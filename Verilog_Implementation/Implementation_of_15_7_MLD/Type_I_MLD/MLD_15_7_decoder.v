==> flow/design.v <==
module MLD_15_7_decoder(clk, reset, load, received_bit_stream, output_bit_stream, correct_errors);
	input clk, reset, load, correct_errors;
	input received_bit_stream;
	output output_bit_stream;
	wire parity_check_sum_1, parity_check_sum_2, parity_check_sum_3, parity_check_sum_4;
	wire M;
	reg error_value;
	wire s0_input, s1_input, s2_input, s3_input, s4_input, s5_input, s6_input, s7_input;
	wire s0, s1, s2, s3, s4, s5, s6, s7;
	reg buffer_register_input;
	wire buffer_register_output;
	assign parity_check_sum_1 = s3;
	assign parity_check_sum_4 = s7;
	assign s1_input = s0;
	assign s2_input = s1;
	assign s3_input = s2;
	assign s5_input = s4;
	d_flip_flop SYNDROME_FF_0(reset, clk, s0_input, s0);
	d_flip_flop SYNDROME_FF_1(reset, clk, s1_input, s1);
	d_flip_flop SYNDROME_FF_2(reset, clk, s2_input, s2);
	d_flip_flop SYNDROME_FF_3(reset, clk, s3_input, s3);
	d_flip_flop SYNDROME_FF_4(reset, clk, s4_input, s4);
	d_flip_flop SYNDROME_FF_5(reset, clk, s5_input, s5);
	d_flip_flop SYNDROME_FF_6(reset, clk, s6_input, s6);
	d_flip_flop SYNDROME_FF_7(reset, clk, s7_input, s7);
	majority_gate_4_input MAJORITY_LOGIC(M, parity_check_sum_1, parity_check_sum_2, parity_check_sum_3, parity_check_sum_4);
	shift_register_15_bit BUFFER_REGISTER(reset, clk, buffer_register_input, buffer_register_output);
	xor ERROR_CORRECTOR(output_bit_stream, buffer_register_output, error_value);
	xor CHECK_SUM_2_CALCULATOR(parity_check_sum_2, s1, s5);
	xor CHECK_SUM_3_CALCULATOR(parity_check_sum_3, s0, s2, s6);
	xor S0_INPUT_CALCULATOR(s0_input, buffer_register_input, error_value, s7);
	xor S4_INPUT_CALCULATOR(s4_input, s3, s7);
	xor S6_INPUT_CALCULATOR(s6_input, s5, s7);
	xor S7_INPUT_CALCULATOR(s7_input, s6, s7);
	always @(*) begin
		if (load)
			buffer_register_input = received_bit_stream;
		else
			buffer_register_input = 1'b0;
		if (correct_errors)
			error_value = 1'b0;
		else
			error_value = M;
	end
endmodule
module majority_gate_4_input(out, A, B, C, D);
	input A, B, C, D;
	output out;
	wire w0, w1, w2, w3;
	and G1(w0, A, B, C);
	and G2(w1, A, C, D);
	and G3(w2, A, B, D);
	and G4(w3, B, C, D);
	or G5(out, w0, w1, w2, w3);
endmodule
module shift_register_15_bit(reset, clk, in, out);
	input reset, clk;
	input in;
	output out;
	wire ff0_in, ff1_in, ff2_in, ff3_in, ff4_in, ff5_in, ff6_in, ff7_in, ff8_in, ff9_in, ff10_in, ff11_in, ff12_in, ff13_in, ff14_in;
	wire ff0_out, ff1_out, ff2_out, ff3_out, ff4_out, ff5_out, ff6_out, ff7_out, ff8_out, ff9_out, ff10_out, ff11_out, ff12_out, ff13_out, ff14_out;
	assign ff0_in = in;
	assign ff1_in = ff0_out;
	assign ff2_in = ff1_out;
	assign ff3_in = ff2_out;
	assign ff4_in = ff3_out;
	assign ff5_in = ff4_out;
	assign ff6_in = ff5_out;
	assign ff7_in = ff6_out;
	assign ff8_in = ff7_out;
	assign ff9_in = ff8_out;
	assign ff10_in = ff9_out;
	assign ff11_in = ff10_out;
	assign ff12_in = ff11_out;
	assign ff13_in = ff12_out;
	assign ff14_in = ff13_out;
	assign out = ff14_out;
	d_flip_flop FF0(reset, clk, ff0_in, ff0_out);
	d_flip_flop FF1(reset, clk, ff1_in, ff1_out);
	d_flip_flop FF2(reset, clk, ff2_in, ff2_out);
	d_flip_flop FF3(reset, clk, ff3_in, ff3_out);
	d_flip_flop FF4(reset, clk, ff4_in, ff4_out);
	d_flip_flop FF5(reset, clk, ff5_in, ff5_out);
	d_flip_flop FF6(reset, clk, ff6_in, ff6_out);
	d_flip_flop FF7(reset, clk, ff7_in, ff7_out);
	d_flip_flop FF8(reset, clk, ff8_in, ff8_out);
	d_flip_flop FF9(reset, clk, ff9_in, ff9_out);
	d_flip_flop FF10(reset, clk, ff10_in, ff10_out);
	d_flip_flop FF11(reset, clk, ff11_in, ff11_out);
	d_flip_flop FF12(reset, clk, ff12_in, ff12_out);
	d_flip_flop FF13(reset, clk, ff13_in, ff13_out);
	d_flip_flop FF14(reset, clk, ff14_in, ff14_out);
endmodule
module d_flip_flop(reset, clk, D, Q);
	input reset, clk, D;
	output reg Q;
	always @(posedge clk) begin
		if (reset)
			Q <= 0;
		else
			Q <= D;
	end
endmodule
Reports on MLD_15_7_decoder
The steps from the RTL of MLD_15_7_decoder to its reports follow in flow order.
Lines are those of the file above, counted from 1.
Library cell names are shortened.
{"block": "design", "top": "MLD_15_7_decoder", "clk_port": "clk", "library": "sky130hd", "pvt_corner": "tt_025C_1v80"}

After elaboration
Source: Yosys, flattened and elaborated, memories not mapped. Widths are those after wreduce; folded enables and synchronous resets count as part of the registers. Registers that Yosys merges into a memory's read port (data or address) are not register bits. Print and check cells do not count. Equal cells are merged and count once.
{"block": "word_totals", "ff_bits": 23, "input_bits": 5, "output_inout_bits": 1, "word_cells": 44}
{"block": "op_classes", "mux": 2, "bitwise": 19}
{"block": "ops", "op": "bitwise XOR 1 bit", "count": 9}
{"block": "ops", "op": "AND 1 bit", "count": 7}
{"block": "ops", "op": "OR 1 bit", "count": 3}
{"block": "ops", "op": "two-way mux 1 bit", "count": 2}

Depth
Yosys ltp: most cells in a row. Word level: on the elaborated netlist, between registers, memories and ports. Mapped: between sequential cells and ports; inverters and the memories' decode and read muxes count.
{"block": "logic_depth", "ltp_word": 10, "ABC_AREA": 0, "ltp_mapped": 4, "depth_no_buf": 4}

Synthesis result
Yosys stat after the flow's synthesis: flattened, memories mapped to cells. It holds for the ABC_AREA given above (unset counts as 0); a run with the other value may have another netlist.
Totals and module areas in this step are rounded.
{"block": "mapped", "stdcells": 62, "yosys_area_mm2": 0.00074, "seq_area_mm2": 0.00046, "ff_cells": 23, "n_buf": 3}
{"block": "by_type", "type": "dfxtp_1", "count": 23, "type_area_um2": 460.442}
{"block": "by_type", "type": "nor2b_1", "count": 18, "type_area_um2": 112.608}
{"block": "by_type", "type": "xnor2_1", "count": 3, "type_area_um2": 26.275}
{"block": "by_type", "type": "xor2_1", "count": 3, "type_area_um2": 26.275}
{"block": "by_type", "type": "xor3_2", "count": 1, "type_area_um2": 25.024}
{"block": "by_type", "type": "nor2_1", "count": 5, "type_area_um2": 18.768}
{"block": "by_type", "type": "mux2_4", "count": 1, "type_area_um2": 15.014}
{"block": "by_type", "type": "o211ai_2", "count": 1, "type_area_um2": 12.512}
{"block": "by_type", "type": "a21oi_2", "count": 1, "type_area_um2": 8.758}
{"block": "by_type", "type": "nor2b_2", "count": 1, "type_area_um2": 8.758}
{"block": "by_type", "type": "clkbuf_1", "count": 2, "type_area_um2": 7.507}
{"block": "by_type", "type": "o211ai_1", "count": 1, "type_area_um2": 7.507}
{"block": "by_type", "type": "buf_2", "count": 1, "type_area_um2": 5.005}
{"block": "by_type", "type": "nand2_1", "count": 1, "type_area_um2": 3.754}
The figures by module come from a second, unflattened synthesis with its own total; it is not the netlist above.
{"block": "hier_totals", "hier_cells": 59, "hier_area_mm2": 0.00089}
Each row is one instance without its submodules.
{"block": "modules", "module": "d_flip_flop", "n_inst": 23, "n_cells": 2, "mod_area_mm2": 0.000034, "mod_seq_area_mm2": 0.00002}
{"block": "modules", "module": "MLD_15_7_decoder", "n_inst": 1, "n_cells": 10, "mod_area_mm2": 0.000096, "mod_seq_area_mm2": 0}
{"block": "modules", "module": "majority_gate_4_input", "n_inst": 1, "n_cells": 3, "mod_area_mm2": 0.000019, "mod_seq_area_mm2": 0}
{"block": "modules", "module": "shift_register_15_bit", "n_inst": 1, "n_cells": 0, "mod_area_mm2": 0, "mod_seq_area_mm2": 0}

Path before layout
OpenSTA on the mapped netlist: ideal clock, no wires. The path of least setup slack (recovery checks aside). Input and output delay are each 20% of the period. Register names are those of the netlist, which keeps one name where synthesis merged equal registers.
{"block": "synth_timing", "path_kind": "flip-flop to output port", "start": "register SYNDROME_FF_2.Q", "end": "output port output_bit_stream", "period_ns": 2.32, "out_delay_ns": 0.464, "launch_ns": 0.000, "arrival_ns": 1.221, "t_required_ns": 1.856, "path_slack_ns": 0.635, "delay_ns": 1.221, "stages": 5, "n_path_buf": 0, "period_less_setup_slack_ns": 1.685}
"delay_ns" = arrival - input delay + setup time.
A path that ends at an output port has no setup time.
"stages" counts driving pins, that of a launching flip-flop among them; a cell with two outputs on the path counts twice.
"period_less_setup_slack_ns" is the clock period less the worst setup slack; recovery checks do not enter. This is arithmetic on one report: input and output delays are still those of the set period (20% each).
Between the ends stands the longest chain of elaborated cells between them, by number of cells; it is not shown to be the way that was timed. Of several equally long chains one is given.
Each line given opens the expression or statement behind the cell; cells for indexed reads and writes are added by Yosys, which also makes memories of some case tables.
{"block": "synth_between", "cell_sequence": "dfxtp_1 xor3_2 o211ai_1 a21oi_2 xor2_1", "elab_chain_cells": 9, "cone_cells": 12, "cone_lines": 7, "cone_classes": "1 x mux; 11 x logic"}
{"block": "synth_lines", "element": "start: declaration", "line": 96, "text": "output reg Q;"}
{"block": "synth_lines", "element": "start: assignment", "line": 99, "text": "Q <= 0;"}
{"block": "synth_lines", "element": "start: assignment", "line": 101, "text": "Q <= D;"}
{"block": "synth_lines", "element": "bitwise XOR 1 bit x2", "line": 30, "text": "xor CHECK_SUM_3_CALCULATOR(parity_check_sum_3, s0, s2, s6);"}
{"block": "synth_lines", "element": "AND 1 bit x2", "line": 51, "text": "and G2(w1, A, C, D);"}
{"block": "synth_lines", "element": "OR 1 bit x3", "line": 54, "text": "or G5(out, w0, w1, w2, w3);"}
{"block": "synth_lines", "element": "two-way mux 1 bit", "line": 40, "text": "if (correct_errors)"}
{"block": "synth_lines", "element": "bitwise XOR 1 bit", "line": 28, "text": "xor ERROR_CORRECTOR(output_bit_stream, buffer_register_output, error_value);"}
{"block": "synth_lines", "element": "end: declaration", "line": 4, "text": "output output_bit_stream;"}

Subject: MLD_15_7_decoder on sky130hd, stored results

Hello all,

MLD_15_7_decoder: 2 stored runs of the Yosys and OpenROAD flow on sky130hd. The settings differ; the order carries no meaning. The constraints put input and output delay at 20% of the set period each and load the outputs with 0.01 pF.

{"run": "flow run A", "settings": { "period_ns": 2.36, "CORE_UTILIZATION": 67, "SETUP_SLACK_MARGIN": 0.14, "PLACE_DENSITY_LB_ADDON": 0.17, "CORE_ASPECT_RATIO": 1.45, "CORE_MARGIN": 9, "CELL_PAD_IN_SITES_GLOBAL_PLACEMENT": 0, "CTS_CLUSTER_SIZE": 24, "CTS_CLUSTER_DIAMETER": 352, "CAP_MARGIN": 25, "SLEW_MARGIN": 30, "MAX_ROUTING_LAYER": "met5" }, "outcome": "incomplete, floorplanning halted on PDN-0185"}
{"run": "flow run B", "settings": { "period_ns": 3.07, "CORE_UTILIZATION": 64, "PLACE_DENSITY_LB_ADDON": 0.13, "CORE_ASPECT_RATIO": 1.56, "CELL_PAD_IN_SITES_GLOBAL_PLACEMENT": 3, "GPL_TIMING_DRIVEN": 0, "GPL_ROUTABILITY_DRIVEN": 1, "CTS_CLUSTER_DIAMETER": 229, "CAP_MARGIN": 40, "SLEW_MARGIN": 10, "CORE_MARGIN": 2 }, "outcome": "incomplete, floorplanning halted on PDN-0185"}

Thanks

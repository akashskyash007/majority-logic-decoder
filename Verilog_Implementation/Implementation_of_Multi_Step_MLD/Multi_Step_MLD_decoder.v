==> flow/design.v <==
module Multi_Step_MLD_decoder(clk, reset, load, received_bit_stream, decoded_vector);
	input clk, reset, load;
	input received_bit_stream;
	output[0:14] decoded_vector;
	reg w0;
	reg A11, A12, A13, A14, A15, A16;
	reg A21, A22, A23, A24, A25, A26;
	reg A31, A32, A33, A34, A35, A36;
	reg A41, A42, A43, A44, A45, A46;
	reg A51, A52, A53, A54, A55, A56;
	reg A61, A62, A63, A64, A65, A66;
	wire M1, M2, M3, M4, M5, M6;
	wire error_value;
	d_flip_flop FF1(reset, clk, w0, decoded_vector[0]);
	d_flip_flop FF2(reset, clk, decoded_vector[0], decoded_vector[1]);
	d_flip_flop FF3(reset, clk, decoded_vector[1], decoded_vector[2]);
	d_flip_flop FF4(reset, clk, decoded_vector[2], decoded_vector[3]);
	d_flip_flop FF5(reset, clk, decoded_vector[3], decoded_vector[4]);
	d_flip_flop FF6(reset, clk, decoded_vector[4], decoded_vector[5]);
	d_flip_flop FF7(reset, clk, decoded_vector[5], decoded_vector[6]);
	d_flip_flop FF8(reset, clk, decoded_vector[6], decoded_vector[7]);
	d_flip_flop FF9(reset, clk, decoded_vector[7], decoded_vector[8]);
	d_flip_flop FF10(reset, clk, decoded_vector[8], decoded_vector[9]);
	d_flip_flop FF11(reset, clk, decoded_vector[9], decoded_vector[10]);
	d_flip_flop FF12(reset, clk, decoded_vector[10], decoded_vector[11]);
	d_flip_flop FF13(reset, clk, decoded_vector[11], decoded_vector[12]);
	d_flip_flop FF14(reset, clk, decoded_vector[12], decoded_vector[13]);
	d_flip_flop FF15(reset, clk, decoded_vector[13], decoded_vector[14]);
	majority_gate_6_input MG1(M1, A11, A12, A13, A14, A15, A16);
	majority_gate_6_input MG2(M2, A21, A22, A23, A24, A25, A26);
	majority_gate_6_input MG3(M3, A31, A32, A33, A34, A35, A36);
	majority_gate_6_input MG4(M4, A41, A42, A43, A44, A45, A46);
	majority_gate_6_input MG5(M5, A51, A52, A53, A54, A55, A56);
	majority_gate_6_input MG6(M6, A61, A62, A63, A64, A65, A66);
	majority_gate_6_input MG7(error_value, M1, M2, M3, M4, M5, M6);
	always @(*) begin
		if (load) begin
			w0 = received_bit_stream;
		end
		else begin
			w0 = decoded_vector[14] ^ error_value;
		end
		A11 = decoded_vector[4] ^ decoded_vector[10] ^ decoded_vector[13] ^ decoded_vector[14];
		A12 = decoded_vector[7] ^ decoded_vector[12] ^ decoded_vector[13] ^ decoded_vector[14];
		A13 = decoded_vector[9] ^ decoded_vector[11] ^ decoded_vector[13] ^ decoded_vector[14];
		A14 = decoded_vector[0] ^ decoded_vector[8] ^ decoded_vector[13] ^ decoded_vector[14];
		A15 = decoded_vector[1] ^ decoded_vector[5] ^ decoded_vector[13] ^ decoded_vector[14];
		A16 = decoded_vector[3] ^ decoded_vector[6] ^ decoded_vector[13] ^ decoded_vector[14];
                A21 = decoded_vector[0] ^ decoded_vector[10] ^ decoded_vector[12] ^ decoded_vector[14];
                A22 = decoded_vector[3] ^ decoded_vector[11] ^ decoded_vector[12] ^ decoded_vector[14];
                A23 = decoded_vector[7] ^ decoded_vector[13] ^ decoded_vector[12] ^ decoded_vector[14];
                A24 = decoded_vector[1] ^ decoded_vector[2] ^ decoded_vector[12] ^ decoded_vector[14];
                A25 = decoded_vector[4] ^ decoded_vector[8] ^ decoded_vector[12] ^ decoded_vector[14];
                A26 = decoded_vector[6] ^ decoded_vector[9] ^ decoded_vector[12] ^ decoded_vector[14];
                A31 = decoded_vector[3] ^ decoded_vector[12] ^ decoded_vector[11] ^ decoded_vector[14];
                A32 = decoded_vector[9] ^ decoded_vector[13] ^ decoded_vector[11] ^ decoded_vector[14];
                A33 = decoded_vector[0] ^ decoded_vector[5] ^ decoded_vector[11] ^ decoded_vector[14];
                A34 = decoded_vector[1] ^ decoded_vector[8] ^ decoded_vector[11] ^ decoded_vector[14];
                A35 = decoded_vector[2] ^ decoded_vector[4] ^ decoded_vector[11] ^ decoded_vector[14];
                A36 = decoded_vector[6] ^ decoded_vector[7] ^ decoded_vector[11] ^ decoded_vector[14];
                A41 = decoded_vector[0] ^ decoded_vector[12] ^ decoded_vector[10] ^ decoded_vector[14];
                A42 = decoded_vector[4] ^ decoded_vector[13] ^ decoded_vector[10] ^ decoded_vector[14];
                A43 = decoded_vector[1] ^ decoded_vector[6] ^ decoded_vector[10] ^ decoded_vector[14];
                A44 = decoded_vector[3] ^ decoded_vector[5] ^ decoded_vector[10] ^ decoded_vector[14];
                A45 = decoded_vector[7] ^ decoded_vector[8] ^ decoded_vector[10] ^ decoded_vector[14];
                A46 = decoded_vector[2] ^ decoded_vector[9] ^ decoded_vector[10] ^ decoded_vector[14];
                A51 = decoded_vector[0] ^ decoded_vector[11] ^ decoded_vector[5] ^ decoded_vector[14];
                A52 = decoded_vector[1] ^ decoded_vector[13] ^ decoded_vector[5] ^ decoded_vector[14];
                A53 = decoded_vector[3] ^ decoded_vector[10] ^ decoded_vector[5] ^ decoded_vector[14];
                A54 = decoded_vector[4] ^ decoded_vector[6] ^ decoded_vector[5] ^ decoded_vector[14];
                A55 = decoded_vector[2] ^ decoded_vector[7] ^ decoded_vector[5] ^ decoded_vector[14];
                A56 = decoded_vector[8] ^ decoded_vector[9] ^ decoded_vector[5] ^ decoded_vector[14];
                A61 = decoded_vector[1] ^ decoded_vector[12] ^ decoded_vector[2] ^ decoded_vector[14];
                A62 = decoded_vector[4] ^ decoded_vector[11] ^ decoded_vector[2] ^ decoded_vector[14];
                A63 = decoded_vector[0] ^ decoded_vector[6] ^ decoded_vector[2] ^ decoded_vector[14];
                A64 = decoded_vector[3] ^ decoded_vector[8] ^ decoded_vector[2] ^ decoded_vector[14];
                A65 = decoded_vector[5] ^ decoded_vector[7] ^ decoded_vector[2] ^ decoded_vector[14];
                A66 = decoded_vector[9] ^ decoded_vector[10] ^ decoded_vector[2] ^ decoded_vector[14];
	end
endmodule
module d_flip_flop(reset, clk, D, Q);
	input reset, clk, D;
	output reg Q;
	always @(posedge clk) begin
		if (reset)
			Q <= 0;
		else
			Q <= D;
	end
endmodule
module full_adder(sum, carry, in1, in2, in3);
	input in1, in2, in3;
	output sum, carry;
	wire t0, t1, t2;
	xor G1(sum, in1, in2, in3);
	and G2(t0, in1, in2);
	and G3(t1, in2, in3);
	and G4(t2, in1, in3);
	or G5(carry, t0, t1, t2);
endmodule
module majority_gate_6_input(out, in1, in2, in3, in4, in5, in6);
	input in1, in2, in3, in4, in5, in6;
	output out;
	wire S1, S2, S3;
	wire C1, C2, C3;
	wire S1_bar, S2_bar;
	wire C_bar;
	assign out = C_bar;
	full_adder FA1(S1, C1, in1, in2, in3);
	full_adder FA2(S2, C2, in4, in5, in6);
	full_adder FA3(S1_bar, C3, S1, S2, 1'b0);
	full_adder FA4(S2_bar, C_bar, C1, C2, C3);
endmodule
Reports on Multi_Step_MLD_decoder
Tool output for the design above, in the order of the flow.
Line numbers count from 1 in the design file above.
{ "design": {"top_module": "Multi_Step_MLD_decoder", "clock": "clk", "cell_library": "sky130hd", "lib_corner": "tt_025C_1v80"} }

Word-level counts
Yosys after proc, flatten, opt, wreduce and memory -nomap, before mapping. Enables and synchronous resets that opt folds into registers are not counted as muxes. Memory bits, and registers merged into a memory's read port (data or address), are not among the register bits. Print and check cells are not counted. Equal cells are merged and count once.
{ "word_totals": {"register_bits": 15, "latchBits": 0, "mem_bits_rw": 0, "mem_bits_ro": 0, "clocked_rd_ports_x_width": 0, "mem_count": 0, "in_bits": 4, "word_cells": 265} }
{ "op_classes": {"addsub": 0, "n_mul": 0, "div_mod_pow": 0, "compare": 0, "eq_ne": 0, "shift": 0, "n_mux": 1, "bitwise": 249, "n_reduce_logical": 0} }
{ "op_table": {"columns": ["cell", "count"], "rows": [
  ["XOR 1 bit", 137],
  ["bitwise AND 1 bit", 70],
  ["OR 1 bit", 42],
  ["two-way mux 1 bit", 1]
]} }

Logic depth
Depth = most cells in a row (Yosys ltp): at word level without a register or memory, in the mapped netlist without a sequential cell, where the memories' decode and read muxes count.
{ "depth": {"word_depth": 17, "ABC_AREA": 0, "mapped_depth": 10, "ltp_nobuf": 9} }

Synthesis result
Yosys stat after the flow's synthesis: flattened, memories mapped to cells. It holds for the ABC_AREA given above (unset counts as 0); a run with the other value may have another netlist.
{ "synth_totals": {"mapped_cells": 161, "synth_area_um2": 1665.3, "sequential_area_um2": 300.3, "ffs": 15, "buf_cells": 28} }
{ "by_type": {"columns": ["cell_type", "count", "area_total_um2"], "rows": [
  ["sky130_fd_sc_hd__xnor2_1", 60, 525.504],
  ["sky130_fd_sc_hd__dfxtp_1", 15, 300.288],
  ["sky130_fd_sc_hd__fa_1", 14, 280.269],
  ["sky130_fd_sc_hd__buf_4", 16, 120.115],
  ["sky130_fd_sc_hd__xor2_4", 4, 110.106],
  ["sky130_fd_sc_hd__nor2b_1", 14, 87.584],
  ["sky130_fd_sc_hd__a22o_1", 3, 26.275],
  ["sky130_fd_sc_hd__clkbuf_1", 7, 26.275],
  ["sky130_fd_sc_hd__buf_12", 1, 20.019],
  ["sky130_fd_sc_hd__buf_2", 4, 20.019],
  ["sky130_fd_sc_hd__a31oi_1", 3, 18.768],
  ["sky130_fd_sc_hd__or2_2", 3, 18.768],
  ["sky130_fd_sc_hd__xor2_1", 2, 17.517],
  ["sky130_fd_sc_hd__xor2_2", 1, 16.266],
  ["sky130_fd_sc_hd__a21oi_1", 3, 15.014],
  ["sky130_fd_sc_hd__nand3b_1", 2, 15.014],
  ["sky130_fd_sc_hd__o21ai_0", 3, 15.014],
  ["sky130_fd_sc_hd__a2111oi_0", 1, 8.758]
]} }
Other cell types: 5; their cells: 5.
By module: a second synthesis without flattening, with its own total; a netlist apart from the flattened one above.
{ "unflattened": {"hier_cells": 145, "area_unflattened_um2": 1789.2} }
Each row is one instance without its submodules.
{ "modules": {"columns": ["module", "n_inst", "cells", "area_um2", "seq_area_um2"], "rows": [
  ["Multi_Step_MLD_decoder", 1, 80, 695.7, 0.0],
  ["full_adder", 28, 1, 20.0, 0.0],
  ["d_flip_flop", 15, 2, 33.8, 20.0],
  ["majority_gate_6_input", 7, 1, 3.8, 0.0]
]} }

Worst setup path after synthesis
OpenSTA on the mapped netlist: ideal clock, no wires. The path of least setup slack (recovery checks aside). Input and output delay are each 20% of the period. Register names are those of the netlist, which keeps one name where synthesis merged equal registers.
{ "synth_path": {"kind": "flip-flop to flip-flop", "start": "reg FF15.Q", "end": "reg FF1.Q", "clock_period_ns": 3.36, "setup_time_ns": 0.062, "t_first_pin_ns": 0.000, "t_arrival_ns": 2.933, "slack_ns": 0.364, "path_delay_ns": 2.995, "stages": 11, "n_path_buf": 1, "synth_period_reached_ns": 2.996} }
"path_delay_ns" = arrival - input delay + setup time.
"stages" counts driving pins, that of a launching flip-flop among them; a cell with two outputs on the path counts twice.
"synth_period_reached_ns" is the clock period less the worst setup slack; recovery checks do not enter. This is arithmetic on one report: input and output delays are still those of the set period (20% each).
Between the ends stands the longest chain of elaborated cells between them, by number of cells; it is not shown to be the way that was timed. Of several equally long chains one is given.
A line is the first line of the expression or statement that the cell stems from. Yosys adds cells for indexed reads and writes and turns some case tables into memories.
{ "synth_via": {"path_cell_list": "sky130_fd_sc_hd__dfxtp_1 sky130_fd_sc_hd__buf_12 sky130_fd_sc_hd__xor2_4 sky130_fd_sc_hd__xnor2_1 sky130_fd_sc_hd__fa_1 sky130_fd_sc_hd__a21oi_1 sky130_fd_sc_hd__or2_2 sky130_fd_sc_hd__fa_1 sky130_fd_sc_hd__o22ai_1 sky130_fd_sc_hd__a2111oi_0 sky130_fd_sc_hd__nand3b_1", "elab_chain_len": 15, "cone_cells": 178, "lines_between": 43, "classes_between": "mux: 1; logic: 177"} }
{ "synth_lines": {"columns": ["element", "line", "rtl"], "rows": [
  ["start, declared", 83, "output reg Q;"],
  ["start, assigned", 86, "Q <= 0;"],
  ["start, assigned", 88, "Q <= D;"],
  ["XOR 1 bit", 43, "A11 = decoded_vector[4] ^ decoded_vector[10] ^ decoded_vector[13] ^ decoded_vector[14];"],
  ["bitwise AND 1 bit", 96, "and G2(t0, in1, in2);"],
  ["OR 1 bit x2", 99, "or G5(carry, t0, t1, t2);"],
  ["bitwise AND 1 bit", 96, null],
  ["OR 1 bit x2", 99, null],
  ["bitwise AND 1 bit", 96, null],
  ["OR 1 bit x2", 99, null],
  ["bitwise AND 1 bit", 96, null],
  ["OR 1 bit x2", 99, null],
  ["XOR 1 bit", 41, "w0 = decoded_vector[14] ^ error_value;"],
  ["two-way mux 1 bit", 37, "if (load) begin"],
  ["end, assigned", 86, null],
  ["end, assigned", 88, null],
  ["end, declared", 83, null]
]} }

Path in the finished layout
Path of least setup slack in the final report of record 1 (OpenROAD, finished layout, wires in). Where an end is a register, its clock arrival counts in the times.
{ "layout_path": {"kind": "flip-flop to flip-flop", "start": "reg FF15.Q", "end": "reg FF1.Q", "clock_period_ns": 3.71, "setup_time_ns": 0.05, "t_first_pin_ns": 0.28, "t_arrival_ns": 3.51, "slack_ns": 0.42, "stages": 11, "n_path_buf": 1} }
Between the ends stands the longest chain of elaborated cells between them, by number of cells; it is not shown to be the way that was timed. Of several equally long chains one is given.
{ "layout_via": {"path_cell_list": "sky130_fd_sc_hd__dfxtp_1 sky130_fd_sc_hd__buf_4 sky130_fd_sc_hd__xor2_4 sky130_fd_sc_hd__xnor2_1 sky130_fd_sc_hd__fa_1 sky130_fd_sc_hd__a21oi_1 sky130_fd_sc_hd__or2_2 sky130_fd_sc_hd__fa_1 sky130_fd_sc_hd__o22ai_1 sky130_fd_sc_hd__a2111oi_0 sky130_fd_sc_hd__nand3b_1", "elab_chain_len": 15, "cone_cells": 178, "lines_between": 43, "classes_between": "mux: 1; logic: 177"} }
{ "layout_lines": {"columns": ["element", "line", "rtl"], "rows": [
  ["start, declared", 83, "output reg Q;"],
  ["start, assigned", 86, "Q <= 0;"],
  ["start, assigned", 88, "Q <= D;"],
  ["XOR 1 bit", 43, "A11 = decoded_vector[4] ^ decoded_vector[10] ^ decoded_vector[13] ^ decoded_vector[14];"],
  ["bitwise AND 1 bit", 96, "and G2(t0, in1, in2);"],
  ["OR 1 bit x2", 99, "or G5(carry, t0, t1, t2);"],
  ["bitwise AND 1 bit", 96, null],
  ["OR 1 bit x2", 99, null],
  ["bitwise AND 1 bit", 96, null],
  ["OR 1 bit x2", 99, null],
  ["bitwise AND 1 bit", 96, null],
  ["OR 1 bit x2", 99, null],
  ["XOR 1 bit", 41, "w0 = decoded_vector[14] ^ error_value;"],
  ["two-way mux 1 bit", 37, "if (load) begin"],
  ["end, assigned", 86, null],
  ["end, assigned", 88, null],
  ["end, declared", 83, null]
]} }

Hand-over note for Multi_Step_MLD_decoder

Settings and measured results of 2 stored flow runs for module Multi_Step_MLD_decoder (sky130hd), not sorted in any way. The constraints put input and output delay at 20% of the set period each and load the outputs with 0.01 pF.
"total power after layout" rests on the timing tool's default activity at the inputs, not on a simulated workload.

==> record 1: settings <==
{ "period_ns": 3.71, "CORE_UTILIZATION": 61, "CAP_MARGIN": 20, "CORE_MARGIN": 2, "SLEW_MARGIN": 20 }
==> record 1: results <==
cell area after synthesis: 1665.3 um2
full die area: 3164.1 um2
std-cell area (final layout): 1730.4 um2
utilization after layout: 68.6 %
smallest setup slack: 0.422 ns
post-route worst hold slack: 0.564 ns
total power after layout: 0.2865 mW

==> record 2: settings <==
{ "period_ns": 5.15, "CORE_UTILIZATION": 55, "SETUP_SLACK_MARGIN": 0.47, "PLACE_DENSITY_LB_ADDON": 0.17, "HOLD_SLACK_MARGIN": -0.08, "CELL_PAD_IN_SITES_DETAIL_PLACEMENT": 2, "GPL_ROUTABILITY_DRIVEN": 1, "MIN_ROUTING_LAYER": "met1", "MAX_ROUTING_LAYER": "met5", "CAP_MARGIN": 20, "CORE_MARGIN": 2, "SLEW_MARGIN": 20 }
==> record 2: results <==
unfinished; error DPL-0033 in placement

End of note.
